==> flow/design.v <==
module vga (clk, reset, out, hsync, vsync);
  parameter SCREEN_WIDTH = 640;
  parameter SCREEN_HEIGHT = 480;
  parameter V_POL = 1'b1;
  parameter H_POL = 1'b1;
  parameter H_FP = 16;
  parameter H_SYNC = 96;
  parameter H_BP = 48;
  localparam H_MAX = H_FP + H_SYNC + H_BP + SCREEN_WIDTH;
  parameter V_FP = 10;
  parameter V_SYNC = 2;
  parameter V_BP = 33;
  localparam V_MAX = V_FP + V_SYNC + V_BP + SCREEN_HEIGHT;
  input clk, reset;
  output reg [11:0] out = 12'b000000000000;
  output reg hsync = H_POL;
  output reg vsync = V_POL;
  reg [15:0] counterH = 0;
  reg [15:0] counterV = 0;
  always @(posedge clk)
    begin
      if (~reset)
        begin
          counterH <= 0;
          counterV <= 0;
          out <= 12'b000000000000;
        end
      else 
        begin
          if (counterH == H_MAX)
            begin
              counterH <= 0;
              counterV <= counterV + 1;
            end
          else
            counterH <= counterH + 1;
          if (counterV == V_MAX)
            counterV <= 0;
          if (counterH < SCREEN_WIDTH-1 && counterV < SCREEN_HEIGHT-1)
            begin
              if (counterV % 16 < 8)
                 begin
                   if (counterH % 32 < 16)
                     out <= 12'b000011110000;
                   else if (counterH % 32 >= 16) 
                     out <= 12'b111100000000;
                 end
               else if (counterV % 16 >= 8)
                 begin
                   if (counterH % 32 < 16)
                     out <= 12'b111100000000;
                   else if (counterH % 32 >= 16) 
                     out <= 12'b000011110000;
                 end
            end
          else
            out <= 12'b00000000000;
          if (counterH == SCREEN_WIDTH+H_FP)
            hsync <= ~H_POL;
          if (counterH == SCREEN_WIDTH+H_FP+H_SYNC)
            hsync <= H_POL;
          if (counterV == SCREEN_HEIGHT+V_FP)
            vsync <= ~V_POL;
          if (counterV == SCREEN_HEIGHT+V_FP+V_SYNC)
            vsync <= V_POL;
        end
    end
endmodule
From RTL to reports: vga
Tool output for the design above, in the order of the flow. Lines are those of the file above, counted from 1. Operators: Yosys type, input widths -> output width; for muxes data width and select width s. Not given: -

Top: vga. Clock: clk. Library: sky130hd. Timing corner: tt_025C_1v80.

After elaboration
Counts by Yosys on the flattened word-level netlist (proc, flatten, opt, wreduce; memories kept). Register bits leave out memories and registers merged into their read ports (data or address). Print and check cells are left out. Cells with the same type and inputs are merged into one.

For word-level cells the number is 39. Bits in registers: 46. For bits of input ports the number is 2. Under output and inout bits stands 14.

Bitwise operators: 1. Under $add $sub $neg stands 2. The entry for multiplexer cells reads 8. For equality and inequality tests the number is 6. Under reduce/logical cells stands 11. Magnitude comparators: 6.

Operators by type and width (count): $mux 12 (6); $eq 16x10->1 const B (4); $add 16x1->16 const B (2); $eq 16x9->1 const B (2); $lt 16x10->1 const B (1); $lt 16x9->1 const B (1); $reduce_and 2->1 (4); $reduce_bool 2->1 (4); $ge 5x5->1 const B (1); $lt 5x5->1 const B (1); $reduce_or 2->1 (2); $ge 4x4->1 const B (1); $lt 4x4->1 const B (1); $mux 1 (2); $logic_and 1x1->1 (1); $not 1->1 (1).

Logic depth
Yosys ltp: most cells in a row. Word level: on the elaborated netlist, between registers, memories and ports. Mapped: between sequential cells and ports; inverters and the memories' decode and read muxes count.

Depth in word-level cells: 5. ABC_AREA: 0. The entry for mapped depth reads 8. Under gate-level depth less buffers stands 6.

After synthesis
Source: synth_stat.txt of the flow (Yosys; design flattened, memories mapped). It holds for the ABC_AREA given above (unset counts as 0); a run with the other value may have another netlist. The area totals of this step are shown rounded.

For sequential part of the area the number is 741 um2. For buffers the number is 25. The figure for mapped flip-flops is 36. For synthesis area the number is 2050 um2. For cell count the number is 243.

Cells by type: sky130_fd_sc_hd__dfxtp_1 (count 34, total area 680.653 um2); sky130_fd_sc_hd__or4_1 (count 14, total area 105.101 um2); sky130_fd_sc_hd__xnor2_1 (count 12, total area 105.101 um2); sky130_fd_sc_hd__nor2_1 (count 23, total area 86.333 um2); sky130_fd_sc_hd__o31ai_1 (count 11, total area 82.579 um2); sky130_fd_sc_hd__a21oi_1 (count 15, total area 75.072 um2); sky130_fd_sc_hd__buf_4 (count 10, total area 75.072 um2); sky130_fd_sc_hd__ha_1 (count 6, total area 75.072 um2); sky130_fd_sc_hd__nand2_1 (count 19, total area 71.318 um2); sky130_fd_sc_hd__nand4_1 (count 11, total area 68.816 um2); sky130_fd_sc_hd__nand3_1 (count 13, total area 65.062 um2); sky130_fd_sc_hd__edfxtp_1 (count 2, total area 60.058 um2); sky130_fd_sc_hd__nor4_1 (count 9, total area 56.304 um2); sky130_fd_sc_hd__xor2_1 (count 4, total area 35.034 um2); sky130_fd_sc_hd__buf_6 (count 3, total area 33.782 um2); sky130_fd_sc_hd__clkbuf_1 (count 9, total area 33.782 um2); sky130_fd_sc_hd__and3_1 (count 5, total area 31.28 um2); sky130_fd_sc_hd__inv_1 (count 8, total area 30.029 um2).

Other cell types: 23; their cells: 35.

Timing after synthesis
OpenSTA on the mapped netlist: ideal clock, no wires. The path of least setup slack (recovery checks aside). Input and output delay are each 20% of the period. Register names are those of the netlist, which keeps one name where synthesis merged equal registers.

Kind: reg-to-reg. From: reg counterH[7]. To: reg counterV[5]. The entry for arrival time reads 2.055 ns. The figure for buffers on the path is 3. The figure for clock period is 2.9 ns. The figure for launch time at the first pin is 0.000 ns. Setup time: 0.070 ns. For stages on the path the number is 8. The entry for required time reads 2.830 ns. For setup slack the number is 0.774 ns. The entry for delay of the path reads 2.125 ns. Period reached after synthesis: 2.126 ns.

"delay of the path" = arrival - input delay + setup time. "stages on the path" counts driving pins, that of a launching flip-flop among them; a cell with two outputs on the path counts twice. "period reached after synthesis" = period - worst setup slack (recovery checks aside). The figure is calculated, with input and output delays left at 20% of the set period. The rows between start and end are the longest chain of elaborated cells between them; the timing report does not say that the signal goes this way. Where chains are equally long, one stands for them. Each line given opens the expression or statement behind the cell; cells for indexed reads and writes are added by Yosys, which also makes memories of some case tables. At most two assigning lines are given for a register; there are more.

Cell sequence: sky130_fd_sc_hd__dfxtp_1 -> sky130_fd_sc_hd__buf_6 -> sky130_fd_sc_hd__or4b_4 -> sky130_fd_sc_hd__or3_1 -> sky130_fd_sc_hd__buf_6 -> sky130_fd_sc_hd__buf_6 -> sky130_fd_sc_hd__or4_1 -> sky130_fd_sc_hd__a21oi_1. The entry for cells in the longest elaborated chain reads 1. For elaborated cells on any way between the ends the number is 1. The entry for RTL lines with such cells reads 1. Classes of those cells: eq/ne (1).

RTL lines, path post-synthesis: from (decl) (RTL line 18) `reg [15:0] counterH = 0;`; from (assign) (RTL line 24) `counterH <= 0;`; from (assign) (RTL line 36) `counterH <= counterH + 1;`; $eq 16x10->1 (RTL line 30) `if (counterH == H_MAX)`; to (assign) (RTL line 25) `counterV <= 0;`; to (assign) (RTL line 33) `counterV <= counterV + 1;`; to (decl) (RTL line 19) `reg [15:0] counterV = 0;`.

Timing after layout
Path of least setup slack in the final report of job 1 (OpenROAD, finished layout, wires in). Where an end is a register, its clock arrival counts in the times.

Kind: reg-to-reg. From: reg counterH[0]. To: reg counterV[14]. For stages on the path the number is 7. For setup slack the number is 0.38 ns. The entry for arrival time reads 2.34 ns. The figure for clock period is 2.51 ns. The figure for launch time at the first pin is 0.29 ns. The figure for buffers on the path is 0. Setup time: 0.07 ns. The entry for required time reads 2.72 ns.

The rows between start and end are the longest chain of elaborated cells between them; the timing report does not say that the signal goes this way. Where chains are equally long, one stands for them. At most two assigning lines are given for a register; there are more.

Cell sequence: sky130_fd_sc_hd__dfxtp_2 -> sky130_fd_sc_hd__inv_1 -> sky130_fd_sc_hd__ha_2 -> sky130_fd_sc_hd__or3b_4 -> sky130_fd_sc_hd__or3_4 -> sky130_fd_sc_hd__or4_1 -> sky130_fd_sc_hd__a21oi_1. The entry for cells in the longest elaborated chain reads 1. For elaborated cells on any way between the ends the number is 1. The entry for RTL lines with such cells reads 1. Classes of those cells: eq/ne (1).

RTL lines, path after layout: from (decl) (RTL line 18) `reg [15:0] counterH = 0;`; from (assign) (RTL line 24) `counterH <= 0;`; from (assign) (RTL line 36) `counterH <= counterH + 1;`; $eq 16x10->1 (RTL line 30) `if (counterH == H_MAX)`; to (assign) (RTL line 25) `counterV <= 0;`; to (assign) (RTL line 33) `counterV <= counterV + 1;`; to (decl) (RTL line 19) `reg [15:0] counterV = 0;`.

Subject: flow runs of vga

Hi,

Below are 2 stored runs of the flow (Yosys, OpenROAD; platform sky130hd) on vga, each with its settings and what was measured, unordered. Constraints: input delay and output delay 20% of the set period each, output load 0.01 pF. "period achieved": clock period set for the run, less the worst setup slack. It is reckoned from that one timing run; input and output delays stay at 20% of the period that was set. "power consumption": no workload was simulated; the value follows from the tool's default switching activity. The measured numbers are rounded.

Job 1 has these settings: period_ns 2.51; SETUP_SLACK_MARGIN 0.32; CAP_MARGIN 20; CORE_MARGIN 2; CORE_UTILIZATION 40; SLEW_MARGIN 20. The period achieved is 2.128 ns. For the standard-cell area after layout the run shows 2300 um2. The power consumption comes to 1.06 mW. For the setup slack of the worst path the run shows 0.382 ns. For the chip area after synthesis (Yosys) the run shows 2050 um2. For the die footprint the run shows 5720 um2.

Job 2 has these settings: period_ns 2.85; CORE_UTILIZATION 44; SETUP_SLACK_MARGIN 0.56; CORE_ASPECT_RATIO 1.58; CELL_PAD_IN_SITES_GLOBAL_PLACEMENT 2; CELL_PAD_IN_SITES_DETAIL_PLACEMENT 2; ABC_AREA 0; GPL_TIMING_DRIVEN 0; CAP_MARGIN 0; SLEW_MARGIN 20; MIN_ROUTING_LAYER met1; MAX_ROUTING_LAYER met4; CORE_MARGIN 2. The period achieved is 2.364 ns. For the standard-cell area after layout the run shows 2420 um2. The power consumption comes to 0.982 mW. For the setup slack of the worst path the run shows 0.486 ns. For the chip area after synthesis (Yosys) the run shows 2050 um2. For the die footprint the run shows 5240 um2.

Regards
